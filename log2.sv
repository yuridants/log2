==> flow/design.v <==
module Log2(
  input clk,
  input reset,
  input h,
  output reg flag,
  input [7:0] in,
  output reg [7:0] out  
);
  reg [2:0] parteI;
  reg [3:0] estado;
  reg [4:0] z;
  reg [15:0] mantissa, aux;
  parameter idle = 0;
  parameter estado1 = 1;
  parameter estado2 = 2;
  parameter estado3 = 3;
  parameter estado4 = 4;
  parameter estado5 = 5;
  parameter estado6 = 6;
  parameter estado7 = 7;
  parameter estado8 = 8;
  parameter estado9 = 9;
  parameter estado10 = 10;
  parameter estado11 = 11;
	always_comb begin  
if (in[7])
  parteI <= 3'd7;
else if (in[6])
  parteI <= 3'd6;
else if (in[5])
  parteI <= 3'd5;
else if (in[4])
  parteI <= 3'd4;
else if (in[3])
  parteI <= 3'd3;
else if (in[2])
  parteI <= 3'd2;
else if (in[1])
  parteI <= 3'd1;
else if (in[0])
  parteI <= 3'd0;
      else parteI <= 3'd0;
    end
  always@(posedge clk or posedge reset) begin  
    if(reset)
      begin
        z <= 0;
        estado <= idle;
        flag <=0;
        out <= 0;
        mantissa <=0;
      end
    else begin
      if(estado == idle) begin  
        mantissa <= in;
        z <= 0;
        if (h) begin
          flag <=0;
          estado = estado1;
        end
      end
      else if (estado == estado1) begin
        {mantissa,aux} <= {mantissa << (3'd7 - parteI), 8'd0}*{mantissa << (3'd7 - parteI), 8'd0}; 
         estado <= estado2;
       end
      else if (estado == estado2) begin
        if(mantissa[15]) begin
          z++;
        end else  mantissa <= mantissa << 1;
         estado <= estado3;
      end
        else if(estado == estado3) begin
          {mantissa,aux} <= mantissa *mantissa;
          z = z << 1;
          estado <= estado4;
        end
      else if(estado == estado4) begin
  			if(mantissa[15]) begin
          z++;
        end else mantissa <= mantissa << 1;  
          estado <= estado5;
        end
      else if(estado == estado5) begin
  			{mantissa,aux} <= mantissa *mantissa;
          z = z << 1;  
          estado <= estado6;
        end
      else if(estado == estado6) begin
  			if(mantissa[15]) begin
          z++;  
        end else mantissa <= mantissa << 1;  
          estado <= estado7;
        end
      else if(estado == estado7) begin
  			{mantissa,aux} <= mantissa *mantissa;
          z = z << 1;  
          estado <= estado8;
        end
      else if(estado == estado8) begin
  			if(mantissa[15]) begin
          z++;  
        end else mantissa <= mantissa << 1;  
          estado <= estado9;
        end
      else if(estado == estado9) begin
  			{mantissa,aux} <= mantissa *mantissa;
          z = z << 1;  
          estado <= estado10;
        end
      else if(estado == estado10) begin
  			if(mantissa[15]) begin
          z++;  
        end else mantissa <= mantissa << 1;  
          estado <= estado11;
        end
      else if(estado == estado11) begin
        out <= {parteI,z};
        flag <= 1;  
        estado = idle;
        end
      end
    end
endmodule
---- From RTL to reports: Log2 ----
The steps from the RTL of Log2 to its reports follow in flow order.
Lines are those of the file above, counted from 1.
Operators carry their Yosys type and port widths (W data, S select, Z words).
Cell names lack the library's common part.
Not given: -
set-up
  design top .............................. Log2
  clock ................................... clk
  cell library ............................ sky130hd
  timing corner ........................... tt_025C_1v80

---- Elaborated design ----
Source: Yosys, flattened and elaborated, memories not mapped. Widths are those after wreduce. Registers that Yosys merges into a memory's read port (data or address) are not register bits. Print and check cells do not count. Equal cells are merged and count once.
word-level totals
  word width x clocked read ports ......... 0
  memory bits (writable) .................. 0
  bits in read-only memories .............. 0
  register bits after elaboration ......... 34
  memory cells ............................ 0
  input bits .............................. 11
  latch bits .............................. 0
operators by class
  bitwise operators ....................... 11
  mux-type cells .......................... 57
  divide/modulo/power cells ............... 0
  reduce/logical cells .................... 9
  magnitude comparators ................... 0
  add/sub/neg operators ................... 2
  multiply operators ...................... 2
  eq/ne operators ......................... 22
  shift operators ......................... 1
operators by type and width
  kind                   count
  $mul A16 B16 Y32       1
  $mul A16 B16 Y16       1
  $mux W16               12
  $mux W5                12
  $mux W4                13
  $reduce_and A12 Y1     2
  $ne A2 B2 Y1 const B   11
  $shl A16 B3 Y16        1
  $eq A4 B3 Y1 const B   4
  $eq A4 B4 Y1 const B   4
  $mux W1                14
  $reduce_bool A12 Y1    1
  $mux W3                4
  $not A1 Y1             11
  $reduce_bool A11 Y1    1
  $reduce_bool A10 Y1    1
  $eq A4 B2 Y1 const B   2
  $add A5 B1 Y5 const B  1
  $reduce_and A2 Y1      2
  $eq A4 B1 Y1 const B   1
  $logic_not A4 Y1       1
  $mux W2                2
  $sub A3 B3 Y3 const A  1
  $reduce_bool A2 Y1     1

---- Logic depth ----
Yosys ltp: most cells in a row. Word level: on the elaborated netlist, between registers, memories and ports. Mapped: between sequential cells and ports; inverters and the memories' decode and read muxes count.
depth
  word-level depth ........................ 13
  ABC_AREA ................................ 0
  depth in mapped cells ................... 30
  depth with buffers taken out ............ 28

---- Netlist ----
The flow's flattened synthesis, as Yosys stat reports it; memories are mapped. The netlist is that of the ABC_AREA named above (0 if unset); the other value can give another one.
The area totals of this step are shown rounded.
synthesis totals
  flip-flops .............................. 42
  buffer cells ............................ 53
  sequential area ......................... 1050 um^2
  standard cells after synthesis .......... 1445
  mapped area ............................. 12600 um^2
cell types
  cell type  count  total area (um^2)
  fa_1       230    4.6E+03
  ha_1       140    1751.68
  inv_1      371    1.39E+03
  dfrtp_1    41     1.03E+03
  nand2_1    138    517.997
  nor2_1     85     319.056
  and2_1     47     294.032
  a21oi_1    47     235.226
  xnor2_1    25     218.96
  mux2i_1    19     190.182
  clkbuf_1   44     165.158
  o21ai_0    32     160.154
  mux2_2     11     123.869
  xor2_1     12     105.101
  nor3_1     19     95.091
  nand3_1    17     85.082
  a211oi_1   11     82.579
  a21o_1     11     82.579
Other cell types: 51; their cells: 145.

---- Worst setup path after synthesis ----
Path of least setup slack by OpenSTA after synthesis, without wires, with an ideal clock, recovery checks aside; 20% of the period is set as input and as output delay. Where synthesis merged equal registers, the netlist keeps one of their names.
path after synthesis
  path type ............................... input-to-reg
  start ................................... input in[7]
  end ..................................... register mantissa[14]
  stages .................................. 26
  clock period ............................ 13.7 ns
  path buffers ............................ 1
  path delay .............................. 5.991 ns
  arrival ................................. 8.603 ns
  path slack .............................. 4.969 ns
  launch time at the first pin ............ 2.740 ns
  input delay ............................. 2.740 ns
  synthesis period reached ................ 8.731 ns
"path delay" is the arrival time less input delay plus setup time.
"stages": output pins that drive a net of the path, with the launching flip-flop's if there is one; two outputs of one cell count as two.
"synthesis period reached" = period - worst setup slack (recovery checks aside). The figure is calculated, with input and output delays left at 20% of the set period.
The rows between start and end are the longest chain of elaborated cells between them; the timing report does not say that the signal goes this way. Where chains are equally long, one stands for them.
A line is the first line of the expression or statement that the cell stems from. Yosys adds cells for indexed reads and writes and turns some case tables into memories.
At most two assigning lines are given for a register; there are more.
on the way, after synthesis
  cell sequence ........................... clkbuf_1 > nor2_1 > o31a_1 > mux2i_1 > nor2_1 > a31o_2 > nand2_1 > nor2_1 > fa_1 > inv_1 > fa_1 > inv_1 > fa_1 > inv_1 > fa_1 > inv_1 > fa_1 > fa_1 > ha_1 > nand3_1 > a211oi_1 > nor2_1 > a21oi_1 > xor2_1 > a211oi_1 > o22ai_2
  length of the longest elaborated chain .. 6
ends and longest elaborated chain, after synthesis
  element           RTL line  source
  start, declared   6         input [7:0] in,
  $mux W3           26        if (in[7])
  $sub A3 B3 Y3     63        {mantissa,aux} <= {mantissa << (3'd7 - parteI), 8'd0}*{mantissa << (3'd7 - parteI), 8'd0};
  $shl A16 B3 Y16   63
  $mul A16 B16 Y16  63
  $mux W16          62        else if (estado == estado1) begin
  $mux W16          54        if(estado == idle) begin
  end, assigned     55        mantissa <= in;
  end, assigned     69        end else  mantissa <= mantissa << 1;
  end, declared     12        reg [15:0] mantissa, aux;

---- Timing after layout ----
Path of least setup slack in the final report of run 1 (OpenROAD, finished layout, wires in). Where an end is a register, its clock arrival counts in the times.
path post-layout
  path type ............................... input-to-reg
  start ................................... input in[7]
  end ..................................... register mantissa[15]
  path slack .............................. 4.17 ns
  clock period ............................ 14.3 ns
  arrival ................................. 10.35 ns
  input delay ............................. 2.86 ns
  path buffers ............................ 1
  stages .................................. 27
  launch time at the first pin ............ 2.86 ns
The rows between start and end are the longest chain of elaborated cells between them; the timing report does not say that the signal goes this way. Where chains are equally long, one stands for them.
At most two assigning lines are given for a register; there are more.
on the way, post-layout
  cell sequence ........................... clkdlybuf4s50_1 > nor2_1 > o31a_1 > mux2i_1 > nor2_1 > a31oi_1 > o21ai_0 > inv_1 > nor2_1 > fa_1 > fa_1 > inv_1 > fa_1 > inv_1 > fa_1 > inv_1 > fa_1 > fa_1 > inv_1 > ha_1 > or2_2 > a21oi_1 > a31oi_1 > xnor2_1 > o211ai_1 > nand2_1 > nor3_1
  length of the longest elaborated chain .. 6
ends and longest elaborated chain, post-layout
  element           RTL line  source
  start, declared   6         input [7:0] in,
  $mux W3           26        if (in[7])
  $sub A3 B3 Y3     63        {mantissa,aux} <= {mantissa << (3'd7 - parteI), 8'd0}*{mantissa << (3'd7 - parteI), 8'd0};
  $shl A16 B3 Y16   63
  $mul A16 B16 Y16  63
  $mux W16          62        else if (estado == estado1) begin
  $mux W16          54        if(estado == idle) begin
  end, assigned     55        mantissa <= in;
  end, assigned     69        end else  mantissa <= mantissa << 1;
  end, declared     12        reg [15:0] mantissa, aux;

Hand-over note for Log2

Module Log2, platform sky130hd: 2 stored runs of the flow (Yosys, OpenROAD) with differing settings, in no particular order. Input and output delays are each 20% of the period that was set; the output load is 0.01 pF.
Measured values are rounded.

======== run 1 ========
==> flow/run.sh <==
#!/bin/bash
# the make line also repeats the synthesis and layout settings of config.mk as NAME=value (left out here)
make -C /OpenROAD-flow-scripts/flow DESIGN_CONFIG=/design/flow/config.mk WORK_HOME=/design/flow/orfs CLKGATE_MAP_FILE= finish
==> flow/config.mk <==
export PLATFORM = sky130hd
export DESIGN_NAME = Log2
export DESIGN_NICKNAME = Log2
export VERILOG_FILES = /design/flow/design.v
export SDC_FILE = /design/flow/constraint.sdc
export NUM_CORES = 4
export LEC_CHECK = 0
export CAP_MARGIN = 20
export CORE_ASPECT_RATIO = 1.94
export CORE_MARGIN = 2
export CORE_UTILIZATION = 25
export CTS_CLUSTER_DIAMETER = 351
export CTS_CLUSTER_SIZE = 81
export GPL_ROUTABILITY_DRIVEN = 0
export GPL_TIMING_DRIVEN = 1
export HOLD_SLACK_MARGIN = 0.29
export MAX_ROUTING_LAYER = met4
export PLACE_DENSITY_LB_ADDON = 0.11
export SLEW_MARGIN = 20
export TNS_END_PERCENT = 65
==> flow/constraint.sdc <==
create_clock -name core_clock -period 14.3 [get_ports {clk}]
set_input_delay 2.8600 -clock core_clock [delete_from_list [all_inputs] [get_ports {clk}]]
set_output_delay 2.8600 -clock core_clock [all_outputs]
set_load 0.01 [all_outputs]

-------- measured, run 1 --------
  setup slack of the critical path ........ 4.17 ns
  setup TNS ............................... 0.000 ns
  post-synthesis cell area ................ 12600 um^2
  die footprint ........................... 52200 um^2
  final utilization ....................... 27.5%
  lowest hold slack ....................... 0.385 ns

======== run 2 ========
==> flow/run.sh <==
#!/bin/bash
# the make line also repeats the synthesis and layout settings of config.mk as NAME=value (left out here)
make -C /OpenROAD-flow-scripts/flow DESIGN_CONFIG=/design/flow/config.mk WORK_HOME=/design/flow/orfs CLKGATE_MAP_FILE= finish
==> flow/config.mk <==
export PLATFORM = sky130hd
export DESIGN_NAME = Log2
export DESIGN_NICKNAME = Log2
export VERILOG_FILES = /design/flow/design.v
export SDC_FILE = /design/flow/constraint.sdc
export NUM_CORES = 4
export LEC_CHECK = 0
export CAP_MARGIN = 20
export CORE_MARGIN = 2
export CORE_UTILIZATION = 40
export SETUP_SLACK_MARGIN = 1.49
export SLEW_MARGIN = 20
==> flow/constraint.sdc <==
create_clock -name core_clock -period 9.43 [get_ports {clk}]
set_input_delay 1.8860 -clock core_clock [delete_from_list [all_inputs] [get_ports {clk}]]
set_output_delay 1.8860 -clock core_clock [all_outputs]
set_load 0.01 [all_outputs]

-------- measured, run 2 --------
  die footprint ........................... 32900 um^2
  lowest hold slack ....................... 0.377 ns
  setup TNS ............................... 0.000 ns
  final utilization ....................... 46.7%
  setup slack of the critical path ........ 1.61 ns
  post-synthesis cell area ................ 12600 um^2

End of note.
